==> flow/design.v <==
`timescale 1ns / 1ps
module uart_tx (
    input        clk,
    input        rst,
    input        tx_start,
    input  [7:0] tx_data,
    output reg   tx,
    output reg   tx_busy,
    output reg   tx_done
);
    parameter CLKS_PER_BIT = 5208;
    reg [12:0] clk_cnt = 0;
    reg [3:0]  bit_idx = 0;
    reg [9:0]  tx_shift = 10'b1111111111;
    always @(posedge clk or posedge rst) begin
        if (rst) begin
            tx <= 1;
            tx_busy <= 0;
            tx_done <= 0;
            clk_cnt <= 0;
            bit_idx <= 0;
        end else begin
            tx_done <= 0;   
            if (tx_start && !tx_busy) begin
                tx_busy <= 1;
                tx_shift <= {1'b1, tx_data, 1'b0};   
                clk_cnt <= 0;
                bit_idx <= 0;
                tx <= 0;   
            end else if (tx_busy) begin
                if (clk_cnt < CLKS_PER_BIT - 1) begin
                    clk_cnt <= clk_cnt + 1;
                end else begin
                    clk_cnt <= 0;
                    bit_idx <= bit_idx + 1;
                    if (bit_idx == 9) begin
                        tx_busy <= 0;
                        tx_done <= 1;
                        tx <= 1;   
                    end else begin
                        tx <= tx_shift[bit_idx + 1];   
                    end
                end
            end
        end
    end
endmodule
module uart_rx (
    input        clk,
    input        rst,
    input        rx,
    output reg [7:0] rx_data,
    output reg      rx_done
);
    parameter CLKS_PER_BIT = 5208;
    reg [3:0]  state = 0;
    reg [12:0] clk_cnt = 0;
    reg [3:0]  bit_idx = 0;
    reg [7:0]  rx_shift = 0;
    always @(posedge clk or posedge rst) begin
        if (rst) begin
            state <= 0;
            clk_cnt <= 0;
            bit_idx <= 0;
            rx_done <= 0;
            rx_data <= 0;
        end else begin
            rx_done <= 0;   
            case (state)
                0: begin  
                    if (~rx) begin
                        state <= 1;
                        clk_cnt <= 0;
                    end
                end
                1: begin  
                    if (clk_cnt == (CLKS_PER_BIT/2)) begin
                        if (~rx) begin
                            clk_cnt <= 0;
                            bit_idx <= 0;
                            state <= 2;
                        end else begin
                            state <= 0;   
                        end
                    end else begin
                        clk_cnt <= clk_cnt + 1;
                    end
                end
                2: begin  
                    if (clk_cnt < CLKS_PER_BIT - 1) begin
                        clk_cnt <= clk_cnt + 1;
                    end else begin
                        clk_cnt <= 0;
                        rx_shift[bit_idx] <= rx;
                        if (bit_idx == 7) begin
                            state <= 3;
                        end else begin
                            bit_idx <= bit_idx + 1;
                        end
                    end
                end
                3: begin  
                    if (clk_cnt < CLKS_PER_BIT - 1) begin
                        clk_cnt <= clk_cnt + 1;
                    end else begin
                        state <= 0;
                        rx_data <= rx_shift;
                        rx_done <= 1;
                        clk_cnt <= 0;
                    end
                end
            endcase
        end
    end
endmodule
---- Tool chain data of uart_tx ----
Tool output for the design above, in the order of the flow.
Lines are those of the file above, counted from 1.
Operators carry their Yosys type and port widths (W data, S select, Z words).
Cell names lack the library's common part.
Not given: -
design
  top module .............................. uart_tx
  clock ................................... clk
  library ................................. sky130hd
  library corner .......................... tt_025C_1v80

---- After elaboration ----
Yosys after proc, flatten, opt, wreduce and memory -nomap, before mapping. Memory bits, and registers merged into a memory's read port (data or address), are not among the register bits. Print and check cells are not counted. Equal cells are merged and count once.
operators by class
  add/sub/neg operators ................... 2
  muxes and demuxes ....................... 18
  reduce/logical cells .................... 5
  shifts and indexed selects .............. 1
  order comparisons ....................... 1
  equality and inequality tests ........... 2
  bitwise gates (word level) .............. 1
operators with widths
  kind                     count
  $mux W13                 3
  $add A13 B1 Y13 const B  1
  $lt A13 B13 Y1 const B   1
  $mux W1                  12
  $mux W4                  3
  $shiftx A10 B6 Y1        1
  $add A4 B1 Y5 const B    1
  $reduce_and A2 Y1        2
  $eq A4 B4 Y1 const B     1
  $ne A2 B2 Y1 const B     1
  $reduce_bool A2 Y1       1
  $logic_and A1 B1 Y1      1
  $not A1 Y1               1
  $logic_not A1 Y1         1
bit counts
  bits of input ports ..................... 11
  register bits after elaboration ......... 29
  word-level cells ........................ 36

---- Longest topological paths ----
Longest topological path by Yosys (ltp), each cell counted once; first at word level (registers and memories cut), then after technology mapping (sequential cells cut; the memories' decode and read muxes count).
depth
  depth after elaboration ................. 6
  ABC_AREA ................................ 0
  gate-level depth with buffers ........... 7

---- Netlist ----
The flow's flattened synthesis, as Yosys stat reports it; memories are mapped. The netlist is that of the ABC_AREA named above (0 if unset); the other value can give another one.
Totals and module areas in this step are rounded.
mapped netlist
  mapped cells ............................ 130
  sequential area ......................... 742 um^2
  chip area (Yosys) ....................... 1460 um^2
  flip-flop cells ......................... 28
  buffer cells ............................ 4
cells by type
  type       count
  dfrtp_1    19
  edfxtp_1   8
  o21ai_0    12
  nand2_1    14
  ha_1       4
  mux4_2     2
  a21oi_1    7
  nand3_1    7
  dfstp_2    1
  inv_1      7
  o2111ai_4  1
  xnor2_1    3
  and3_1     4
  nor4_4     1
  or3_1      3
  a22o_1     2
  o311ai_1   2
  xor2_1     2
Other cell types: 23; their cells: 31.

---- Path before layout ----
Source: OpenSTA report_checks on the synthesized netlist (no wires, ideal clock, input and output delay 20% of the period each), path of least setup slack; recovery checks are left aside. Register names are those of the netlist, which keeps one name where synthesis merged equal registers.
timing path post-synthesis
  kind .................................... register to register
  from .................................... reg clk_cnt[11]
  to ...................................... reg tx
  clock period ............................ 1700 ps
  path buffers ............................ 1
  setup time .............................. 82 ps
  launch time at the first pin ............ 0 ps
  stages on the path ...................... 7
  data required time ...................... 1618 ps
  setup slack ............................. 60 ps
  path delay .............................. 1640 ps
  data arrival time ....................... 1558 ps
  synthesis period reached ................ 1640 ps
"path delay" is the arrival time less input delay plus setup time.
"stages on the path" counts driving pins, that of a launching flip-flop among them; a cell with two outputs on the path counts twice.
"synthesis period reached" is the clock period less the worst setup slack; recovery checks do not enter. This is arithmetic on one report: input and output delays are still those of the set period (20% each).
Between the ends stands the longest chain of elaborated cells between them, by number of cells; it is not shown to be the way that was timed. Of several equally long chains one is given.
A line is the first line of the expression or statement that the cell stems from. Yosys adds cells for indexed reads and writes and turns some case tables into memories.
At most two assigning lines are given for a register; there are more.
between the ends, post-synthesis
  cells stage by stage .................... dfrtp_1 -> and4bb_4 -> o2111ai_4 -> and2_4 -> buf_6 -> and3_4 -> a211o_1
  cells in the longest elaborated chain ... 4
  elaborated cells between the ends (all ways) .. 6
  source lines of those cells ............. 3
  classes of those cells .................. 1 x compare; 1 x eq/ne; 3 x mux; 1 x reduce/logical
RTL lines, path post-synthesis
  item             line  text
  start, declared  12    reg [12:0] clk_cnt = 0;
  start, assigned  20    clk_cnt <= 0;
  start, assigned  32    clk_cnt <= clk_cnt + 1;
  $lt A13 B13 Y1   31    if (clk_cnt < CLKS_PER_BIT - 1) begin
  $mux W1          31
  $mux W1          30    end else if (tx_busy) begin
  $mux W1          24    if (tx_start && !tx_busy) begin
  end, assigned    29    tx <= 0;
  end, assigned    41    tx <= tx_shift[bit_idx + 1];
  end, declared    7     output reg   tx,

---- Timing after layout ----
Path of least setup slack in the final report of stored run 1 (OpenROAD, finished layout, wires in). Where an end is a register, its clock arrival counts in the times.
The path's times are printed in steps of 10 ps; the period is the one set.
timing path post-layout
  kind .................................... register to output
  from .................................... reg tx_busy
  to ...................................... out tx_busy
  external output delay ................... 390 ps
  launch time at the first pin ............ 270 ps
  setup slack ............................. 140 ps
  path buffers ............................ 1
  stages on the path ...................... 2
  data arrival time ....................... 1400 ps
  clock period ............................ 1930 ps
  data required time ...................... 1540 ps
At most two assigning lines are given for a register; there are more.
between the ends, post-layout
  cells stage by stage .................... dfrtp_1 -> clkdlybuf4s50_1
  cells in the longest elaborated chain ... 0
  elaborated cells between the ends (all ways) .. 0
  source lines of those cells ............. 0
RTL lines, path post-layout
  item             line  text
  start, declared  8     output reg   tx_busy,
  start, assigned  18    tx_busy <= 0;
  start, assigned  25    tx_busy <= 1;
  end, declared    8

Subject: flow runs of uart_tx

Hi,

Module uart_tx, platform sky130hd: 2 stored runs of the flow (Yosys, OpenROAD) with differing settings, in no particular order. Input and output delays are each 20% of the period that was set; the output load is 0.01 pF.
"period achieved": clock period set for the run, less the worst setup slack. It is reckoned from that one timing run; input and output delays stay at 20% of the period that was set.
By "power consumption" is meant OpenSTA's value without simulated activity: inputs other than the clock are taken to toggle once in ten clock periods, and the tool carries that through the logic.
The results are shown rounded.

---- stored run 1 ----
settings
  period_ns = 1.93
  CORE_UTILIZATION = 37
  CAP_MARGIN = 20
  CORE_MARGIN = 2
  SLEW_MARGIN = 20
results
  post-synthesis cell area ................ 1460 um^2
  die outline area ........................ 4450 um^2
  std-cell area (final layout) ............ 1740 um^2
  utilization after routing ............... 46.8%
  setup slack of the worst path ........... 145 ps
  power consumption ....................... 1590 uW
  period achieved ......................... 1785 ps

---- stored run 2 ----
settings
  period_ns = 2.05
  CORE_UTILIZATION = 68
  PLACE_DENSITY = 0.84
  CORE_MARGIN = 2
  CELL_PAD_IN_SITES_GLOBAL_PLACEMENT = 3
  CELL_PAD_IN_SITES_DETAIL_PLACEMENT = 1
  TNS_END_PERCENT = 25
  GPL_ROUTABILITY_DRIVEN = 1
  CTS_CLUSTER_SIZE = 60
  MAX_ROUTING_LAYER = met4
  CAP_MARGIN = 20
  SLEW_MARGIN = 20
results
  no final report: placement broke off with GPL-0301

Regards
